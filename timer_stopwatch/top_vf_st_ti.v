==> flow/design.v <==
module debounce
#(
    parameter CLK_FREQ = 100_000_000,
    parameter STABLE_TIME_MS = 20
)
(
    input  wire clk,
    input  wire reset,
    input  wire button_in,
    output wire button_out
);
    localparam integer COUNTER_MAX  = (CLK_FREQ / 1000) * STABLE_TIME_MS;
    localparam integer COUNTER_BITS = $clog2(COUNTER_MAX);
    reg [1:0] sync_regs;
    always @(posedge clk or posedge reset) begin
        if (reset)
            sync_regs <= 2'b00;
        else
            sync_regs <= {sync_regs[0], button_in};
    end
    wire synchronized_in = sync_regs[1];
    reg [COUNTER_BITS-1:0] debounce_counter = 0;
    reg debounced_state = 0;
    always @(posedge clk or posedge reset) begin
        if (reset) begin
            debounce_counter <= 0;
            debounced_state  <= 0;
        end else begin
            if (synchronized_in != debounced_state) begin
                if (debounce_counter >= COUNTER_MAX) begin
                    debounced_state  <= synchronized_in;
                    debounce_counter <= 0;
                end else begin
                    debounce_counter <= debounce_counter + 1;
                end
            end else begin
                debounce_counter <= 0;
            end
        end
    end
    reg prev_debounced_state = 0;
    always @(posedge clk or posedge reset) begin
        if (reset)
            prev_debounced_state <= 0;
        else
            prev_debounced_state <= debounced_state;
    end
    assign button_out = debounced_state && !prev_debounced_state;
endmodule  
`timescale 1ns / 1ps
module digital_watch_fsm
#(
    parameter CLK_FREQ = 100_000_000,      
    parameter LED_BLINK_RATE = 20_000_000  
)
(
    input  wire clk,
    input  wire reset,
    input  wire btn_mode,   
    input  wire btn_start,  
    input  wire btn_pause,  
    input  wire btn_lap,    
    input  wire btn_set,    
    output wire [6:0] seg,  
    output wire [7:0] an,   
    output wire led,
    output wire [13:0] led1,        
    output wire mode_led    
);
    localparam IDLE    = 2'b00;
    localparam RUNNING = 2'b01;
    localparam PAUSED  = 2'b10;
    localparam TIME_UP = 2'b11;
    reg [1:0] state, next_state;
    localparam MODE_STOPWATCH = 1'b0;
    localparam MODE_TIMER     = 1'b1;
    wire mode;  
    assign mode = btn_mode;   
    reg [5:0] minutes, seconds;
    reg [5:0] lap_minutes, lap_seconds;
    reg set_mode_active;
    reg set_field;  
    reg [5:0] set_minutes, set_seconds;
    reg [11:0] timer_preset_value;
    wire start_tick, pause_tick, lap_tick, set_tick;
    debounce #(.CLK_FREQ(CLK_FREQ)) db_start (.clk(clk), .reset(reset), .button_in(btn_start), .button_out(start_tick));
    debounce #(.CLK_FREQ(CLK_FREQ)) db_pause (.clk(clk), .reset(reset), .button_in(btn_pause), .button_out(pause_tick));
    debounce #(.CLK_FREQ(CLK_FREQ)) db_lap   (.clk(clk), .reset(reset), .button_in(btn_lap),   .button_out(lap_tick));
    debounce #(.CLK_FREQ(CLK_FREQ)) db_set   (.clk(clk), .reset(reset), .button_in(btn_set),   .button_out(set_tick));
    always @(posedge clk or posedge reset) begin
        if (reset)
            state <= IDLE;
        else
            state <= next_state;
    end
    always @(*) begin
        next_state = state;
        case (state)
            IDLE: begin
                if (start_tick && !set_mode_active)
                    next_state = RUNNING;
            end
            RUNNING: begin
                if (pause_tick)
                    next_state = PAUSED;
                else if (mode == MODE_TIMER && minutes == 0 && seconds == 0)
                    next_state = TIME_UP;
            end
            PAUSED: begin
                if (start_tick)
                    next_state = RUNNING;
            end
            TIME_UP: begin
                if (start_tick)
                    next_state = IDLE;
            end
        endcase
    end
    always @(posedge clk or posedge reset) begin
        if (reset) begin
            set_mode_active <= 1'b0;
            set_field <= 1'b0;
            set_minutes <= 6'd0;
            set_seconds <= 6'd0;
            timer_preset_value <= 12'd0;
        end
        else if (set_tick) begin
            if (~set_mode_active) begin
                set_minutes <= minutes;
                set_seconds <= seconds;
                set_field <= 1'b0;  
            end 
            else begin
                timer_preset_value <= (set_minutes * 60) + set_seconds;
            end
            set_mode_active <= ~set_mode_active;
        end
        else if (set_mode_active && lap_tick) begin
            set_field <= ~set_field;  
        end
        else if (set_mode_active) begin
            if (start_tick) begin
                if (set_field == 1'b0) begin
                    set_minutes <= (set_minutes == 59) ? 0 : set_minutes + 1'b1;
                end else begin
                    if (set_seconds == 59) begin
                        set_seconds <= 0;
                        set_minutes <= (set_minutes == 59) ? 0 : set_minutes + 1'b1;
                    end else begin
                        set_seconds <= set_seconds + 1'b1;
                    end
                end
            end
            else if (pause_tick) begin
                if (set_field == 1'b0) begin
                    set_minutes <= (set_minutes == 0) ? 59 : set_minutes - 1'b1;
                end else begin
                    if (set_seconds == 0) begin
                        set_seconds <= 59;
                        set_minutes <= (set_minutes == 0) ? 59 : set_minutes - 1'b1;
                    end else begin
                        set_seconds <= set_seconds - 1'b1;
                    end
                end
            end
        end
    end
    reg [26:0] one_sec_counter;
    wire one_sec_tick;
    always @(posedge clk or posedge reset) begin
        if (reset)
            one_sec_counter <= 0;
        else if (one_sec_counter == CLK_FREQ - 1)
            one_sec_counter <= 0;
        else
            one_sec_counter <= one_sec_counter + 1'b1;
    end
    assign one_sec_tick = (one_sec_counter == CLK_FREQ - 1);
    always @(posedge clk or posedge reset) begin
        if (reset) begin
            minutes <= 0;
            seconds <= 0;
        end
        else if (!set_mode_active && mode == MODE_TIMER && set_tick) begin
            minutes <= set_minutes;
            seconds <= set_seconds;
        end
        else if (state == IDLE && start_tick && mode == MODE_TIMER) begin
            minutes <= set_minutes;
            seconds <= set_seconds;
        end
        else if (state == RUNNING && one_sec_tick && !set_mode_active) begin
            if (mode == MODE_STOPWATCH) begin
                if (seconds == 59) begin
                    seconds <= 0;
                    minutes <= (minutes == 59) ? 0 : minutes + 1'b1;
                end else seconds <= seconds + 1'b1;
            end 
            else begin
                if (minutes == 0 && seconds == 0) begin
                    minutes <= 0;
                    seconds <= 0;
                end
                else if (seconds == 0) begin
                    seconds <= 59;
                    minutes <= minutes - 1'b1;
                end
                else seconds <= seconds - 1'b1;
            end
        end
    end
    always @(posedge clk or posedge reset) begin
        if (reset) begin
            lap_minutes <= 0;
            lap_seconds <= 0;
        end
        else if (lap_tick && mode == MODE_STOPWATCH && !set_mode_active) begin
            lap_minutes <= minutes;
            lap_seconds <= seconds;
        end
    end
    reg [24:0] blink_timer;
    reg led_reg;
    always @(posedge clk or posedge reset) begin
        if (reset) begin
            blink_timer <= 0;
            led_reg <= 0;
        end 
        else if (state == TIME_UP) begin
            if (blink_timer >= LED_BLINK_RATE) begin
                blink_timer <= 0;
                led_reg <= ~led_reg;
            end else blink_timer <= blink_timer + 1'b1;
        end 
        else begin
            blink_timer <= 0;
            led_reg <= 0;
        end
    end
    assign led = led_reg;
    assign led1[0] = led_reg;
    assign led1[1] = led_reg;
    assign led1[2] = led_reg;
    assign led1[3] = led_reg;
    assign led1[4] = led_reg;
    assign led1[5] = led_reg;
    assign led1[6] = led_reg;
    assign led1[7] = led_reg;
    assign led1[8] = led_reg;
    assign led1[9] = led_reg;
    assign led1[10] = led_reg;
    assign led1[11] = led_reg;
    assign led1[12] = led_reg;
    assign led1[13] = led_reg;
    assign mode_led = mode;   
    wire [3:0] sec_tens  = seconds / 10;
    wire [3:0] sec_units = seconds % 10;
    wire [3:0] min_tens  = minutes / 10;
    wire [3:0] min_units = minutes % 10;
    wire [3:0] lap_sec_tens  = lap_seconds / 10;
    wire [3:0] lap_sec_units = lap_seconds % 10;
    wire [3:0] lap_min_tens  = lap_minutes / 10;
    wire [3:0] lap_min_units = lap_minutes % 10;
    wire [3:0] set_sec_tens  = set_seconds / 10;
    wire [3:0] set_sec_units = set_seconds % 10;
    wire [3:0] set_min_tens  = set_minutes / 10;
    wire [3:0] set_min_units = set_minutes % 10;
    reg [18:0] refresh_counter;
    always @(posedge clk or posedge reset)
        if (reset) refresh_counter <= 0;
        else refresh_counter <= refresh_counter + 1'b1;
    wire [2:0] anode_selector = refresh_counter[18:16];
    wire blink_flag = refresh_counter[18];
    reg [7:0] current_anode;
    reg [3:0] data_to_display;
    reg [6:0] current_segments;
    localparam AN0 = 8'b11111110, AN1 = 8'b11111101, AN2 = 8'b11111011, AN3 = 8'b11110111,
               AN4 = 8'b11101111, AN5 = 8'b11011111, AN6 = 8'b10111111, AN7 = 8'b01111111;
    always @(*) begin
        current_anode = 8'b11111111;
        data_to_display = 4'hF;
        if (set_mode_active) begin
            case (anode_selector)
                3'd0: begin current_anode = AN0; data_to_display = (set_field && blink_flag) ? 4'hF : set_sec_units; end
                3'd1: begin current_anode = AN1; data_to_display = (set_field && blink_flag) ? 4'hF : set_sec_tens; end
                3'd2: begin current_anode = AN2; data_to_display = (!set_field && blink_flag) ? 4'hF : set_min_units; end
                3'd3: begin current_anode = AN3; data_to_display = (!set_field && blink_flag) ? 4'hF : set_min_tens; end
                default: ;
            endcase
        end else begin
            case (anode_selector)
                3'd0: begin 
                        current_anode = AN0; 
                        data_to_display = sec_units; 
                      end
                3'd1: begin 
                        current_anode = AN1; 
                        data_to_display = sec_tens; 
                      end
                3'd2: begin 
                        current_anode = AN2; 
                        data_to_display = min_units; 
                      end
                3'd3: begin 
                        current_anode = AN3; 
                        data_to_display = min_tens; 
                      end
                3'd4: begin 
                        current_anode = AN4; 
                        data_to_display = lap_sec_units; 
                      end
                3'd5: begin 
                        current_anode = AN5; 
                        data_to_display = lap_sec_tens; 
                      end
                3'd6: begin 
                        current_anode = AN6; 
                        data_to_display = lap_min_units; 
                      end
                3'd7: begin 
                        current_anode = AN7; 
                        data_to_display = lap_min_tens; 
                      end
            endcase
        end
    end
    always @(*) begin
        case (data_to_display)
            4'd0: current_segments = 7'b1000000;
            4'd1: current_segments = 7'b1111001;
            4'd2: current_segments = 7'b0100100;
            4'd3: current_segments = 7'b0110000;
            4'd4: current_segments = 7'b0011001;
            4'd5: current_segments = 7'b0010010;
            4'd6: current_segments = 7'b0000010;
            4'd7: current_segments = 7'b1111000;
            4'd8: current_segments = 7'b0000000;
            4'd9: current_segments = 7'b0010000;
            default: current_segments = 7'b1111111;
        endcase
    end
    assign seg = current_segments;
    assign an  = current_anode;
endmodule
**Tool chain data of digital_watch_fsm**

Tool output for the design above, in the order of the flow.
Line numbers count from 1 in the design file above.
The mark -- stands for no value.

- Design top: digital_watch_fsm
- Clock input: clk
- Cell library: sky130hd
- Timing corner: tt_025C_1v80

**After elaboration**

Yosys after proc, flatten, opt, wreduce and memory -nomap, before mapping. Memory bits, and registers merged into a memory's read port (data or address), are not among the register bits. Print and check cells are not counted. Equal cells are merged and count once.
Memory sizes are those after Yosys's memory passes, which may raise the word count (mostly to a power of two), join words into wider ones and drop unused or constant bits.

- Input bits: 7
- Register bits after elaboration: 212
- ROM bits: 112
- Memories kept: 1

- Mux-type cells: 69
- Reduce/logical cells: 45
- Equal/unequal tests: 31
- $lt $le $gt $ge: 5
- Add/sub/neg operators: 15
- Div/mod/pow operators: 12
- Bitwise gates (word level): 4

Memory list:

| name | words | bits a word | read ports | wr ports | line | text |
|---|---|---|---|---|---|---|
| (name not given) | 16 | 7 | 1 | 0 | 328 | `case (data_to_display)` |

Operators by type and width:

| operator | count |
|---|---|
| divider 6 x 4 -> 32 bit (second input constant) | 6 |
| remainder unit 6 x 4 -> 32 bit (second input constant) | 6 |
| 2-to-1 mux 6 bit | 37 |
| 2-to-1 mux 21 bit | 8 |
| adder 21 x 1 -> 21 bit (second input constant) | 4 |
| >= comparator 21 bit (second input constant) | 4 |
| case mux 8 bit (select 8 bit) | 1 |
| 2-to-1 mux 25 bit | 2 |
| case mux 4 bit (select 8 bit) | 1 |
| case mux 4 bit (select 4 bit) | 2 |
| adder 27 x 1 -> 27 bit (second input constant) | 1 |
| equality test 27 bit (second input constant) | 1 |
| 2-to-1 mux 27 bit | 1 |
| adder 25 x 1 -> 25 bit (second input constant) | 1 |
| >= comparator 25 bit (second input constant) | 1 |
| adder 6 x 1 -> 6 bit (second input constant) | 4 |
| subtractor 6 x 1 -> 6 bit (second input constant) | 4 |
| equality test 6 bit (second input constant) | 4 |
| logical NOT 6 bit | 4 |
| 2-to-1 mux 4 bit | 5 |
| logical AND 1 bit | 19 |
| adder 19 x 1 -> 19 bit (second input constant) | 1 |
| equality test 3 bit (second input constant) | 4 |
| AND reduction 6 bit | 2 |
| AND reduction 2 bit | 5 |
| 2-to-1 mux 2 bit | 5 |
| inequality test 3 x 2 -> 1 bit (second input constant) | 3 |
| case mux 2 bit (select 4 bit) | 1 |

Other operator kinds: 21; their cells: 44.

**Depth**

Yosys ltp: most cells in a row. Word level: on the elaborated netlist, between registers, memories and ports. Mapped: between sequential cells and ports; inverters and the memories' decode and read muxes count.

- Depth in word-level cells: 9
- ABC_AREA: 0
- Gate-level depth with buffers: 23
- Gate-level depth less buffers: 20

**Mapped cells and area**

Yosys stat after the flow's synthesis: flattened, memories mapped to cells. It holds for the ABC_AREA given above (unset counts as 0); a run with the other value may have another netlist.
Totals and module areas in this step are rounded.

Cells by type:

| cell | count | area in all (µm²) |
|---|---|---|
| sky130_fd_sc_hd__dfrtp_1 | 213 | 5.33E+03 |
| sky130_fd_sc_hd__nor2_1 | 198 | 743.213 |
| sky130_fd_sc_hd__xor2_1 | 78 | 683.155 |
| sky130_fd_sc_hd__xnor2_1 | 69 | 604.33 |
| sky130_fd_sc_hd__ha_1 | 36 | 450.432 |
| sky130_fd_sc_hd__nand2_1 | 108 | 405.389 |
| sky130_fd_sc_hd__nand3_1 | 77 | 385.37 |
| sky130_fd_sc_hd__mux2_2 | 25 | 281.52 |
| sky130_fd_sc_hd__o21ai_0 | 55 | 275.264 |
| sky130_fd_sc_hd__and3_1 | 42 | 262.752 |
| sky130_fd_sc_hd__a21oi_1 | 49 | 245.235 |
| sky130_fd_sc_hd__inv_1 | 55 | 206.448 |
| sky130_fd_sc_hd__clkbuf_1 | 48 | 180.173 |
| sky130_fd_sc_hd__nand4_1 | 23 | 143.888 |
| sky130_fd_sc_hd__mux2i_1 | 13 | 130.125 |
| sky130_fd_sc_hd__buf_4 | 17 | 127.622 |
| sky130_fd_sc_hd__nand2b_1 | 18 | 112.608 |
| sky130_fd_sc_hd__or3_1 | 18 | 112.608 |

Not listed: further types 79, cells in them 254.

- Cell count: 1,396
- Synthesis area: 12,700 µm²
- Buffer cells: 83
- Flip-flop cells: 214

The figures by module come from a second, unflattened synthesis with its own total; it is not the netlist above.

- Cells (unflattened synthesis): 1,455
- Area (unflattened synthesis): 13,000 µm²

Each row is one instance without its submodules.

Modules:

| module | times used | area (µm²) | sequential area (µm²) | cells |
|---|---|---|---|---|
| digital_watch_fsm | 1 | 8,265 | 2,854 | 975 |
| debounce #(CLK_FREQ=100000000) | 4 | 1,185 | 625.6 | 120 |

**Timing after synthesis**

Source: OpenSTA report_checks on the synthesized netlist (no wires, ideal clock, input and output delay 20% of the period each), path of least setup slack; recovery checks are left aside. Register names are those of the netlist, which keeps one name where synthesis merged equal registers.

- Path type: register to output
- Start point: reg refresh_counter[16]
- End point: out seg[5]
- Setup slack: 1.721 ns
- Period: 7.7 ns
- Stages on the path: 20
- Arrival time: 4.439 ns
- Output delay: 1.540 ns
- Path delay: 4.439 ns
- Launch time at the first pin: 0.000 ns
- Period reached after synthesis: 5.979 ns

"path delay" is the arrival time less input delay plus setup time.
At an output port there is no setup time.
"stages on the path": output pins that drive a net of the path, with the launching flip-flop's if there is one; two outputs of one cell count as two.
"period reached after synthesis" is the clock period less the worst setup slack; recovery checks do not enter. This is arithmetic on one report: input and output delays are still those of the set period (20% each).
The rows between start and end are the longest chain of elaborated cells between them; the timing report does not say that the signal goes this way. Where chains are equally long, one stands for them.
Each line given opens the expression or statement behind the cell; cells for indexed reads and writes are added by Yosys, which also makes memories of some case tables.
A memory read counts as a cell of the chain, while the word-level depth stops at memories.

- Cell sequence: sky130_fd_sc_hd__dfrtp_1 > sky130_fd_sc_hd__buf_2 > sky130_fd_sc_hd__clkdlybuf4s18_1 > sky130_fd_sc_hd__nor3b_1 > sky130_fd_sc_hd__mux2_2 > sky130_fd_sc_hd__o211ai_2 > sky130_fd_sc_hd__and3_1 > sky130_fd_sc_hd__nor2_1 > sky130_fd_sc_hd__ha_1 > sky130_fd_sc_hd__o2111ai_1 > sky130_fd_sc_hd__nor2_1 > sky130_fd_sc_hd__nor4_1 > sky130_fd_sc_hd__o21ai_0 > sky130_fd_sc_hd__a32o_1 > sky130_fd_sc_hd__o32ai_1 > sky130_fd_sc_hd__and2_1 > sky130_fd_sc_hd__inv_1 > sky130_fd_sc_hd__ha_1 > sky130_fd_sc_hd__or2_1 > sky130_fd_sc_hd__a31o_1
- Length of the longest elaborated chain: 4

Ends and longest elaborated chain, after synthesis:

| element | line | text |
|---|---|---|
| start: declaration | 268 | `reg [18:0] refresh_counter;` |
| start: assignment | 270 | `if (reset) refresh_counter <= 0;` |
| start: assignment | 271 | `else refresh_counter <= refresh_counter + 1'b1;` |
| equality test 3 bit | 291 | `case (anode_selector)` |
| case mux 4 bit (select 8 bit) | 291 |  |
| 2-to-1 mux 4 bit | 282 | `if (set_mode_active) begin` |
| memory (16 x 7 bit) | 328 | `case (data_to_display)` |
| end: declaration | 64 | `output wire [6:0] seg,` |

**Worst path after layout**

From the final timing report of run 2: the path of least setup slack in the routed layout; clock arrival at registers is part of the times.

- Path type: register to output
- Start point: reg refresh_counter[18]
- End point: out seg[5]
- Setup slack: 0.26 ns
- Launch time at the first pin: 0.46 ns
- Stages on the path: 20
- Arrival time: 4.75 ns
- Period: 6.26 ns
- Output delay: 1.25 ns

The rows between start and end are the longest chain of elaborated cells between them; the timing report does not say that the signal goes this way. Where chains are equally long, one stands for them.
A memory read counts as a cell of the chain, while the word-level depth stops at memories.

- Cell sequence: sky130_fd_sc_hd__dfrtp_1 > sky130_fd_sc_hd__buf_6 > sky130_fd_sc_hd__or4b_4 > sky130_fd_sc_hd__o2111a_1 > sky130_fd_sc_hd__o32a_4 > sky130_fd_sc_hd__clkinv_4 > sky130_fd_sc_hd__buf_4 > sky130_fd_sc_hd__buf_4 > sky130_fd_sc_hd__buf_4 > sky130_fd_sc_hd__buf_4 > sky130_fd_sc_hd__buf_4 > sky130_fd_sc_hd__buf_4 > sky130_fd_sc_hd__nor3_2 > sky130_fd_sc_hd__o31a_1 > sky130_fd_sc_hd__a2111o_1 > sky130_fd_sc_hd__or4_4 > sky130_fd_sc_hd__o311a_4 > sky130_fd_sc_hd__or2_4 > sky130_fd_sc_hd__a31o_1 > sky130_fd_sc_hd__buf_2
- Length of the longest elaborated chain: 5

Ends and longest elaborated chain, after layout:

| element | line | text |
|---|---|---|
| start: declaration | 268 | `reg [18:0] refresh_counter;` |
| start: assignment | 270 | `if (reset) refresh_counter <= 0;` |
| start: assignment | 271 | `else refresh_counter <= refresh_counter + 1'b1;` |
| logical AND 1 bit | 287 | `3'd3: begin current_anode = AN3; data_to_display = (!set_field && blink_flag) ? 4'hF : set_min_tens; end` |
| 2-to-1 mux 4 bit | 287 |  |
| case mux 4 bit (select 4 bit) | 283 | `case (anode_selector)` |
| 2-to-1 mux 4 bit | 282 | `if (set_mode_active) begin` |
| memory (16 x 7 bit) | 328 | `case (data_to_display)` |
| end: declaration | 64 | `output wire [6:0] seg,` |

2 stored runs of digital_watch_fsm in the flow (synthesis by Yosys, layout by OpenROAD, sky130hd cells), in arbitrary order. Constraints: input delay and output delay 20% of the set period each, output load 0.01 pF.
"clock period achieved" = clock period - worst setup slack. The figure is calculated, with input and output delays left at 20% of the set period.
Results are given in rounded form.

### Run 1

Settings: `period_ns=8.08`, `CORE_UTILIZATION=71`, `PLACE_DENSITY_LB_ADDON=0.08`, `CELL_PAD_IN_SITES_GLOBAL_PLACEMENT=2`, `TNS_END_PERCENT=45`, `ABC_AREA=0`, `GPL_TIMING_DRIVEN=0`, `SLEW_MARGIN=20`, `MIN_ROUTING_LAYER=met1`, `CAP_MARGIN=20`, `CORE_MARGIN=2`

Stopped before the end: placement reported FLW-0024.

### Run 2

Settings: `period_ns=6.26`, `CORE_UTILIZATION=31`, `SETUP_SLACK_MARGIN=0.21`, `PLACE_DENSITY=0.38`, `CORE_ASPECT_RATIO=0.86`, `ABC_AREA=0`, `GPL_ROUTABILITY_DRIVEN=0`, `CTS_CLUSTER_SIZE=76`, `CTS_CLUSTER_DIAMETER=123`, `CAP_MARGIN=20`, `CORE_MARGIN=2`, `SLEW_MARGIN=20`

- Standard-cell area of the final layout: 14,730 µm²
- Clock period achieved: 6.000 ns
- Lowest setup slack: 0.260 ns
- Area inside the die boundary: 42,610 µm²
- Chip area after synthesis (Yosys): 12,700 µm²
- Final utilization: 36.6 %
