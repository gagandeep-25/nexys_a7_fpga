==> flow/design.v <==
`timescale 1ns / 1ps
module clk_divider_1hz#(CLK_FREQ = 100_000_000)
    (
    input wire rst,
    input wire clk,
    output reg tick_1hz
    );
    reg [31:0] counter;
    always @(posedge clk or posedge rst) begin
      if(rst) begin
        counter <= 0;
        tick_1hz <= 0;
      end
      else begin
       if(counter == (CLK_FREQ - 1)) begin
         counter <= 0;
         tick_1hz <= 1;
       end
       else begin
         counter <= counter + 1;
         tick_1hz <= 0;
       end
      end
    end
endmodule
`timescale 1ns / 1ps
module traffic_light(
    input wire clk,
    input wire rst,
    output reg red,
    output reg green,
    output reg yellow
    );
    reg [1:0] state, next_state;
    reg [15:0] counter;
    localparam RED = 2'b00;
    localparam YELLOW = 2'b01;
    localparam GREEN = 2'b10;
    localparam RED_time = 50;
    localparam YELLOW_time = 10;
    localparam GREEN_time = 50;
    wire tick_1hz;
    clk_divider_1hz #(
        .CLK_FREQ(100_000_000) 
    ) clk_div_inst (
        .clk(clk),
        .rst(rst),
        .tick_1hz(tick_1hz)
    );
    always @(posedge clk or posedge rst) begin
      if(rst) begin
        state <= RED;
        counter <= 0;
      end 
      else begin
        state <= next_state;
        if (state != next_state)
          counter <= 0;
        else
          counter <= counter + 1;
      end
    end 
    always @(*) begin
      next_state = state;
      red = 0;
      green = 0;
      yellow = 0;
      case(state)
        RED: begin
              red = 1;
              if(counter >= RED_time)
               next_state = YELLOW;
             end
        YELLOW: begin
                 yellow = 1;
                 if(counter >= YELLOW_time)
                   next_state = GREEN;
                end     
        GREEN: begin
                green = 1;
                if(counter >= GREEN_time)
                  next_state = RED;
               end   
        default : next_state = RED;            
      endcase
    end
endmodule
# == Step by step through the tools: traffic_light ==
# What the tools print for traffic_light, step after step.
# Lines are those of the file above, counted from 1.
# Cell names lack the library's common part.
# A cell with -- has no value.
# inputs
design,traffic_light
clock_port,clk
library,sky130hd
lib_corner,tt_025C_1v80

# == Word-level counts ==
# Source: Yosys, flattened and elaborated, memories not mapped. Widths are those after wreduce; folded enables and synchronous resets count as part of the registers. Registers that Yosys merges into a memory's read port (data or address) are not register bits. Print and check cells do not count. Equal cells are merged and count once.
# word_totals
reg_bits,18
output_inout_bits,3
wordCells,17
# classes
addsub,1
n_cmp,2
n_eq,3
n_mux,8
reduce_and_logical,1
# ops
operator,count
adder 16 x 1 -> 16 bit with constant B,1
>= comparator 16 x 4 -> 1 bit with constant B,1
>= comparator 16 x 6 -> 1 bit with constant B,1
two-way mux 16 bit,1
parallel mux 2 bit (select 3 bit),1
two-way mux 2 bit,3
two-way mux 1 bit,3
== test 2 x 1 -> 1 bit with constant B,1
!= test 2 bit,1
== test 2 bit with constant B,1
logical NOT 2 bit,1

# == Depth ==
# Depth = most cells in a row (Yosys ltp): at word level without a register or memory, in the mapped netlist without a sequential cell, where the memories' decode and read muxes count.
# logic_depth
depth_word,5
abc_area,1
mapped_depth,8
depth_no_buf,8

# == After synthesis ==
# Yosys stat after the flow's synthesis: flattened, memories mapped to cells. It holds for the ABC_AREA given above (unset counts as 0); a run with the other value may have another netlist.
# The area totals of this step are shown rounded.
# synth_totals
mapped_cells,86
yosys_area_mm2,0.0008108
seq_area_mm2,0.0004504
flip_flops,18
# by_type
cell,count,area_total_um2
dfrtp_1,18,450.432
nand2_1,14,52.55
inv_1,13,48.797
nor2_1,13,48.797
a21oi_1,6,30.029
xor2_1,3,26.275
ha_1,2,25.024
nor2_4,2,22.522
nand4_4,1,21.27
nand3_1,4,20.019
nand2_2,2,12.512
nand4_2,1,12.512
or2_4,1,8.758
xnor2_1,1,8.758
inv_2,2,7.507
nor2_2,1,6.256
o21ai_1,1,5.005
conb_1,1,3.754

# == Timing after synthesis ==
# Path of least setup slack by OpenSTA after synthesis, without wires, with an ideal clock, recovery checks aside; 20% of the period is set as input and as output delay. Where synthesis merged equal registers, the netlist keeps one of their names.
# synth_timing
path_type,register -> register
start,reg counter[0]
end,reg counter[0]
period_ns,1.85
setup_ns,0.077
arrival_time_ns,1.045
required_time_ns,1.773
slack_ns,0.728
delay_ns,1.122
path_stages,8
period_less_setup_slack_ns,1.122
# "delay_ns" is the arrival time less input delay plus setup time.
# "path_stages": output pins that drive a net of the path, with the launching flip-flop's if there is one; two outputs of one cell count as two.
# "period_less_setup_slack_ns" is the clock period less the worst setup slack; recovery checks do not enter. This is arithmetic on one report: input and output delays are still those of the set period (20% each).
# The rows between start and end are the longest chain of elaborated cells between them; the timing report does not say that the signal goes this way. Where chains are equally long, one stands for them.
# Each line given opens the expression or statement behind the cell; cells for indexed reads and writes are added by Yosys, which also makes memories of some case tables.
# At most two assigning lines are given for a register; there are more.
# synth_between
path_cell_list,dfrtp_1 -> inv_1 -> ha_1 -> inv_1 -> nand2_1 -> nand2_1 -> nand4_2 -> a21oi_1
elab_chain_cells,5
cone_cells,9
classes_between,add/sub: 1; compare: 2; eq/ne: 1; mux: 5
# synth_lines
item,line_no,text
start: declaration,35,reg [15:0] counter;
start: assignment,53,counter <= 0;
start: assignment,60,counter <= counter + 1;
>= comparator 16 x 6 -> 1 bit,81,if(counter >= GREEN_time)
two-way mux 2 bit,81,
parallel mux 2 bit (select 3 bit),68,case(state)
!= test 2 bit,57,if (state != next_state)
two-way mux 16 bit,57,
end: assignment,58,counter <= 0;
end: assignment,60,
end: declaration,35,

# == Path in the finished layout ==
# Path of least setup slack in the final report of job 1 (OpenROAD, finished layout, wires in). Where an end is a register, its clock arrival counts in the times.
# layout_timing
path_type,register -> output
start,reg state[0]
end,out green
period_ns,2.57
output_delay_ns,0.51
arrival_time_ns,1.44
required_time_ns,2.06
slack_ns,0.61
path_stages,3
# The rows between start and end are the longest chain of elaborated cells between them; the timing report does not say that the signal goes this way. Where chains are equally long, one stands for them.
# layout_between
path_cell_list,dfrtp_1 -> nor2_1 -> clkdlybuf4s50_1
elab_chain_cells,2
cone_cells,2
lines_between,1
classes_between,eq/ne: 1; mux: 1
# layout_lines
item,line_no,text
start: declaration,34,"reg [1:0] state, next_state;"
start: assignment,52,state <= RED;
start: assignment,56,state <= next_state;
== test 2 bit,68,case(state)
two-way mux 1 bit,68,
end: declaration,31,"output reg green,"

# Record of 2 stored runs of the RTL-to-layout flow on traffic_light, platform sky130hd. The runs are unordered. Constraints: input delay and output delay 20% of the set period each, output load 0.01 pF.
# "timing.achieved_period_ns" means the clock period less the worst setup slack. The figure is calculated, with input and output delays left at 20% of the set period.
# By "timing.worst_path_ns" is meant the share of the clock period that the worst setup path is allowed (20% is reserved at inputs, 20% at outputs), minus its slack. Clock arrival times at its registers enter into it.
# "design_power_mw" is the tool's figure for a default switching activity; nothing was simulated.
# Measured values are rounded.
# Among the settings, . means not set for that run.
run name,period_ns,CORE_UTILIZATION,PLACE_DENSITY_LB_ADDON,ABC_AREA,GPL_TIMING_DRIVEN,CTS_CLUSTER_SIZE,MIN_ROUTING_LAYER,MAX_ROUTING_LAYER,CAP_MARGIN,CORE_MARGIN,SLEW_MARGIN,TNS_END_PERCENT,CTS_CLUSTER_DIAMETER,tns_ns,worstSetupSlack_ns,util_pct,final_stdcell_area_mm2,design_power_mw,timing.achieved_period_ns,die_footprint_mm2,synthesis_area_mm2,timing.worst_path_ns,worstPathKind
job 1,2.57,30,0.24,1,1,99,met2,met5,20,2,20,.,.,0.000,0.615,38.0,0.0009584,0.6256,1.955,0.003134,0.0008108,1.44,register -> output
job 2,1.23,22,0.28,.,.,.,.,.,5,2,20,100,317,-3.323,-0.413,34.1,0.001033,1.499,1.643,0.00361,0.0006919,1.64,register -> register
